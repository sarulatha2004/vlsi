==> flow/design.v <==
module bin2bcd(
input clk,
input rst,
input start,
input [7:0]in,
output reg [11:0]bcd_out,
output reg done
);
reg [7:0]bin_in;
reg [2:0]count;
reg [2:0]state,next_state;
reg [1:0]digit_index;
parameter IDLE=0;
parameter SHIFT=1;
parameter SHIFT_INDEX_CHECK=2;
parameter ADD_3=3;
parameter DIGIT_INDEX_CHECK=4;
parameter BCD_DONE=5;
always @ (posedge clk or posedge rst)
begin
	if(rst)begin
		bin_in<=0;
		count <=0;
		digit_index <=0;
		done <=0;
		bcd_out <=0;
		state <=IDLE;
	end
	else begin
		state <= next_state;
		case(state)
		IDLE:
		begin
			done<=0;
			if(start)
			begin
				bin_in <=in;
				bcd_out <=0;
				count <=0;
				digit_index <=0;
			end
		end
		SHIFT:
		begin
			bcd_out <= bcd_out << 1;
			bcd_out[0] <= bin_in[7];
		        bin_in <= bin_in << 1;
		end
		SHIFT_INDEX_CHECK:
		begin
			if(count ==7)
				count <=0;
			else
				count <= count + 1;
		end
		ADD_3:
		begin
			if(bcd_out[(digit_index*4)+:4] >=5)
				bcd_out[(digit_index*4)+:4] <= bcd_out[(digit_index*4)+:4]+3;
		end
		DIGIT_INDEX_CHECK:
		begin
			if(digit_index==2)
				digit_index <=0;
			else
				digit_index <= digit_index +1;
		end
		BCD_DONE:
		begin
			done <=1;
		end
	endcase
end
end
always @(*) 
begin
	case(state)
		IDLE:
		begin
			if(start)
				next_state <= SHIFT;
			else
				next_state <= IDLE;
		end
		SHIFT:
		begin
			next_state <= SHIFT_INDEX_CHECK;
		end
		SHIFT_INDEX_CHECK:
		begin
			if(count==7)
				next_state <= BCD_DONE;
			else
				next_state <= ADD_3;
		end
		ADD_3:
		begin
			next_state <= DIGIT_INDEX_CHECK;
		end
		DIGIT_INDEX_CHECK:
		begin
			if(digit_index == 2)
				next_state <= SHIFT;
			else
				next_state <= ADD_3;
		end
		BCD_DONE:
		begin
			next_state <= IDLE;
		end
		default: next_state <= IDLE;
	endcase
end
endmodule
# == Tool chain data of bin2bcd ==
# The steps from the RTL of bin2bcd to its reports follow in flow order.
# Line numbers count from 1 in the design file above.
# Library cell names are shortened.
# Not given: n/a
# design
top_module,bin2bcd
clock_port,clk
library,sky130hd
lib_corner,tt_025C_1v80

# == Word level ==
# Yosys after proc, flatten, opt, wreduce and memory -nomap, before mapping. Memory bits, and registers merged into a memory's read port (data or address), are not among the register bits. Print and check cells are not counted. Equal cells are merged and count once.
# classes
n_addsub,4
cmp,1
equal,9
shift,3
mux,17
logic,3
reduce_logical,10
# ops
operator,count
variable shift 4 x 33 -> 12 bit,1
variable shift 4 x 33 -> 12 bit with constant A,1
negator 4 -> 33 bit,1
case mux 11 bit (select 3 bit),1
2-to-1 mux 12 bit,2
case mux 8 bit (select 2 bit),1
case mux 3 bit (select 5 bit),1
bitwise AND 12 bit,1
OR 12 bit,1
variable part select 12 x 5 -> 4 bit,1
NOT 12 bit,1
== test 3 bit with constant B,3
2-to-1 mux 3 bit,3
nonzero test 2 bit,4
2-to-1 mux 8 bit,1
AND reduction 2 bit,3
== test 3 x 2 -> 1 bit with constant B,2
case mux 3 bit (select 2 bit),1
2-to-1 mux 2 bit,3
!= test 2 bit with constant B,2
adder 4 x 2 -> 4 bit with constant B,1
greater-or-equal comparator 4 x 3 -> 1 bit with constant B,1
case mux 2 bit (select 2 bit),1
adder 3 x 1 -> 3 bit with constant B,1
== test 3 x 1 -> 1 bit with constant B,1
logical NOT 3 bit,1
AND reduction 3 bit,1
nonzero test 3 bit,1
# Other operator kinds: 5; their cells: 5.
# word_totals
ff_bits,29
input_bits,11
out_inout_bits,13
word_cells,53

# == Logic depth ==
# Yosys ltp: most cells in a row. Word level: on the elaborated netlist, between registers, memories and ports. Mapped: between sequential cells and ports; inverters and the memories' decode and read muxes count.
# logic_depth
depth_word,7
ABC_AREA,1
ltp_mapped,13
ltp_nobuf,12

# == After synthesis ==
# Yosys stat after the flow's synthesis: flattened, memories mapped to cells. It holds for the ABC_AREA given above (unset counts as 0); a run with the other value may have another netlist.
# Totals and module areas in this step are rounded.
# synth_totals
cell_count,228
area_um2,1880
sequential_area_um2,802
ff_cells,32
buffers,7
# types
cell,count,area_total_um2
dfrtp_1,31,775.744
nand2_1,49,183.926
inv_1,32,120.115
ha_1,9,112.608
o21ai_0,14,70.067
nor2_1,18,67.565
a31oi_1,8,50.048
o22ai_1,7,43.792
a21oi_1,8,40.038
nand3_1,8,40.038
o21ai_1,8,40.038
a22oi_1,5,37.536
dfstp_2,1,26.275
a22oi_2,2,25.024
buf_6,2,22.522
nand2_4,2,22.522
a21oi_2,2,17.517
o21ai_2,2,17.517
# Other cell types: 16; their cells: 20.

# == Timing after synthesis ==
# OpenSTA on the mapped netlist: ideal clock, no wires. The path of least setup slack (recovery checks aside). Input and output delay are each 20% of the period. Register names are those of the netlist, which keeps one name where synthesis merged equal registers.
# synth_path
path_kind,reg-to-reg
from,register digit_index[0]
to,register bcd_out[5]
clock_period_ns,2.33
setup_time_ns,0.076
launch_ns,0.000
t_arrival_ns,1.727
required_ns,2.254
slack_ns,0.527
delay_ns,1.803
driving_pins,11
n_path_buf,1
period_less_setup_slack_ns,1.803
# "delay_ns" = arrival - input delay + setup time.
# "driving_pins" counts driving pins, that of a launching flip-flop among them; a cell with two outputs on the path counts twice.
# "period_less_setup_slack_ns" = period - worst setup slack (recovery checks aside). The figure is calculated, with input and output delays left at 20% of the set period.
# The rows between start and end are the longest chain of elaborated cells between them; the timing report does not say that the signal goes this way. Where chains are equally long, one stands for them.
# Each line given opens the expression or statement behind the cell; cells for indexed reads and writes are added by Yosys, which also makes memories of some case tables.
# At most two assigning lines are given for a register; there are more.
# Where a signal picks the word or bit written, the line may be left out of the assigning lines.
# synth_between
cell_sequence,dfrtp_1 buf_6 inv_8 nand2_4 nor2_2 a21oi_4 ha_1 or2_2 o21ai_0 a22oi_1 o21ai_1
elab_chain_cells,7
cone_cells,13
classes_between,add/sub (2); compare (1); eq/ne (1); shift (3); mux (2); logic (3); reduce/logical (1)
# synth_lines
element,line_no,text
start: declaration,12,reg [1:0]digit_index;
start: assignment,24,digit_index <=0;
start: assignment,66,digit_index <= digit_index +1;
negator 4 -> 33 bit,59,bcd_out[(digit_index*4)+:4] <= bcd_out[(digit_index*4)+:4]+3;
variable shift 4 x 33 -> 12 bit,59,
NOT 12 bit,59,
bitwise AND 12 bit,59,
OR 12 bit,59,
2-to-1 mux 12 bit,58,if(bcd_out[(digit_index*4)+:4] >=5)
case mux 11 bit (select 3 bit),31,case(state)
end: assignment,26,bcd_out <=0;
end: assignment,45,bcd_out <= bcd_out << 1;
end: declaration,6,"output reg [11:0]bcd_out,"

# == Path in the finished layout ==
# From the final timing report of flow run A: the path of least setup slack in the routed layout; clock arrival at registers is part of the times.
# layout_path
path_kind,reg-to-reg
from,register digit_index[0]
to,register bcd_out[3]
clock_period_ns,1.73
setup_time_ns,0.08
launch_ns,0.29
t_arrival_ns,2.19
required_ns,1.94
slack_ns,-0.25
driving_pins,14
n_path_buf,3
# The rows between start and end are the longest chain of elaborated cells between them; the timing report does not say that the signal goes this way. Where chains are equally long, one stands for them.
# At most two assigning lines are given for a register; there are more.
# Where a signal picks the word or bit written, the line may be left out of the assigning lines.
# layout_between
cell_sequence,dfrtp_1 buf_6 inv_8 nand2_8 nor2_4 a21oi_4 ha_2 inv_2 o21ai_2 nand3_2 nand2_4 buf_4 clkbuf_16 a22oi_2
elab_chain_cells,7
cone_cells,13
classes_between,add/sub (2); compare (1); eq/ne (1); shift (3); mux (2); logic (3); reduce/logical (1)
# layout_lines
element,line_no,text
start: declaration,12,reg [1:0]digit_index;
start: assignment,24,digit_index <=0;
start: assignment,66,digit_index <= digit_index +1;
negator 4 -> 33 bit,59,bcd_out[(digit_index*4)+:4] <= bcd_out[(digit_index*4)+:4]+3;
variable shift 4 x 33 -> 12 bit,59,
NOT 12 bit,59,
bitwise AND 12 bit,59,
OR 12 bit,59,
2-to-1 mux 12 bit,58,if(bcd_out[(digit_index*4)+:4] >=5)
case mux 11 bit (select 3 bit),31,case(state)
end: assignment,26,bcd_out <=0;
end: assignment,45,bcd_out <= bcd_out << 1;
end: declaration,6,"output reg [11:0]bcd_out,"

Measured data: module bin2bcd, platform sky130hd, 2 stored runs of the flow under differing settings, order arbitrary. Input and output delays are each 20% of the period that was set; the output load is 0.01 pF.
"period_reached_ns" is the run's clock period less its worst setup slack. It is reckoned from that one timing run; input and output delays stay at 20% of the period that was set.
"timing.worst_path_ns" means the part of the period allowed to the worst setup path (the constraints hold back 20% at inputs and 20% at outputs) less its slack; where the path has registers, the arrival times of their clocks count too.
"power.total_w" is the tool's figure for a default switching activity; nothing was simulated.
Measured values are rounded.

Flow run A, flow files:
==> flow/run.sh <==
#!/bin/bash
# the make line also repeats the synthesis and layout settings of config.mk as NAME=value (left out here)
make -C /OpenROAD-flow-scripts/flow DESIGN_CONFIG=/design/flow/config.mk WORK_HOME=/design/flow/orfs CLKGATE_MAP_FILE= finish
==> flow/config.mk <==
export PLATFORM = sky130hd
export DESIGN_NAME = bin2bcd
export DESIGN_NICKNAME = bin2bcd
export VERILOG_FILES = /design/flow/design.v
export SDC_FILE = /design/flow/constraint.sdc
export NUM_CORES = 4
export LEC_CHECK = 0
export ABC_AREA = 1
export CAP_MARGIN = 15
export CORE_ASPECT_RATIO = 1.69
export CORE_MARGIN = 2
export CORE_UTILIZATION = 51
export GPL_TIMING_DRIVEN = 0
export MAX_ROUTING_LAYER = met4
export PLACE_DENSITY = 0.74
export SETUP_SLACK_MARGIN = -0.11
export SLEW_MARGIN = 25
==> flow/constraint.sdc <==
create_clock -name core_clock -period 1.73 [get_ports {clk}]
set_input_delay 0.3460 -clock core_clock [delete_from_list [all_inputs] [get_ports {clk}]]
set_output_delay 0.3460 -clock core_clock [all_outputs]
set_load 0.01 [all_outputs]

==> results of flow run A, as CSV <==
result,value
timing.worst_path_ns,1.98
path_kind,"reg-to-reg"
period_reached_ns,1.979
fin_ws_ns,-0.249
finalUtil_pct,69.3
post_route_stdcell_area_um2,2430
total_negative_slack_ns,-2.37
holdWs_ns,0.389
power.total_w,0.00474
ys_area_um2,1880
final_die_area_um2,4200

Flow run B, flow files:
==> flow/run.sh <==
#!/bin/bash
# the make line also repeats the synthesis and layout settings of config.mk as NAME=value (left out here)
make -C /OpenROAD-flow-scripts/flow DESIGN_CONFIG=/design/flow/config.mk WORK_HOME=/design/flow/orfs CLKGATE_MAP_FILE= finish
==> flow/config.mk <==
export PLATFORM = sky130hd
export DESIGN_NAME = bin2bcd
export DESIGN_NICKNAME = bin2bcd
export VERILOG_FILES = /design/flow/design.v
export SDC_FILE = /design/flow/constraint.sdc
export NUM_CORES = 4
export LEC_CHECK = 0
export ABC_AREA = 0
export CAP_MARGIN = 0
export CELL_PAD_IN_SITES_GLOBAL_PLACEMENT = 2
export CORE_ASPECT_RATIO = 1.33
export CORE_MARGIN = 7
export CORE_UTILIZATION = 50
export CTS_CLUSTER_SIZE = 97
export GPL_ROUTABILITY_DRIVEN = 1
export GPL_TIMING_DRIVEN = 1
export MAX_ROUTING_LAYER = met4
export MIN_ROUTING_LAYER = met2
export SETUP_SLACK_MARGIN = 0.02
export SLEW_MARGIN = 25
export TNS_END_PERCENT = 65
==> flow/constraint.sdc <==
create_clock -name core_clock -period 3.59 [get_ports {clk}]
set_input_delay 0.7180 -clock core_clock [delete_from_list [all_inputs] [get_ports {clk}]]
set_output_delay 0.7180 -clock core_clock [all_outputs]
set_load 0.01 [all_outputs]

==> results of flow run B, as CSV <==
result,value
timing.worst_path_ns,2.82
path_kind,"reg-to-reg"
period_reached_ns,2.816
fin_ws_ns,0.774
finalUtil_pct,63.2
post_route_stdcell_area_um2,2090
total_negative_slack_ns,0.000
holdWs_ns,0.462
power.total_w,0.000668
ys_area_um2,1750
final_die_area_um2,5370
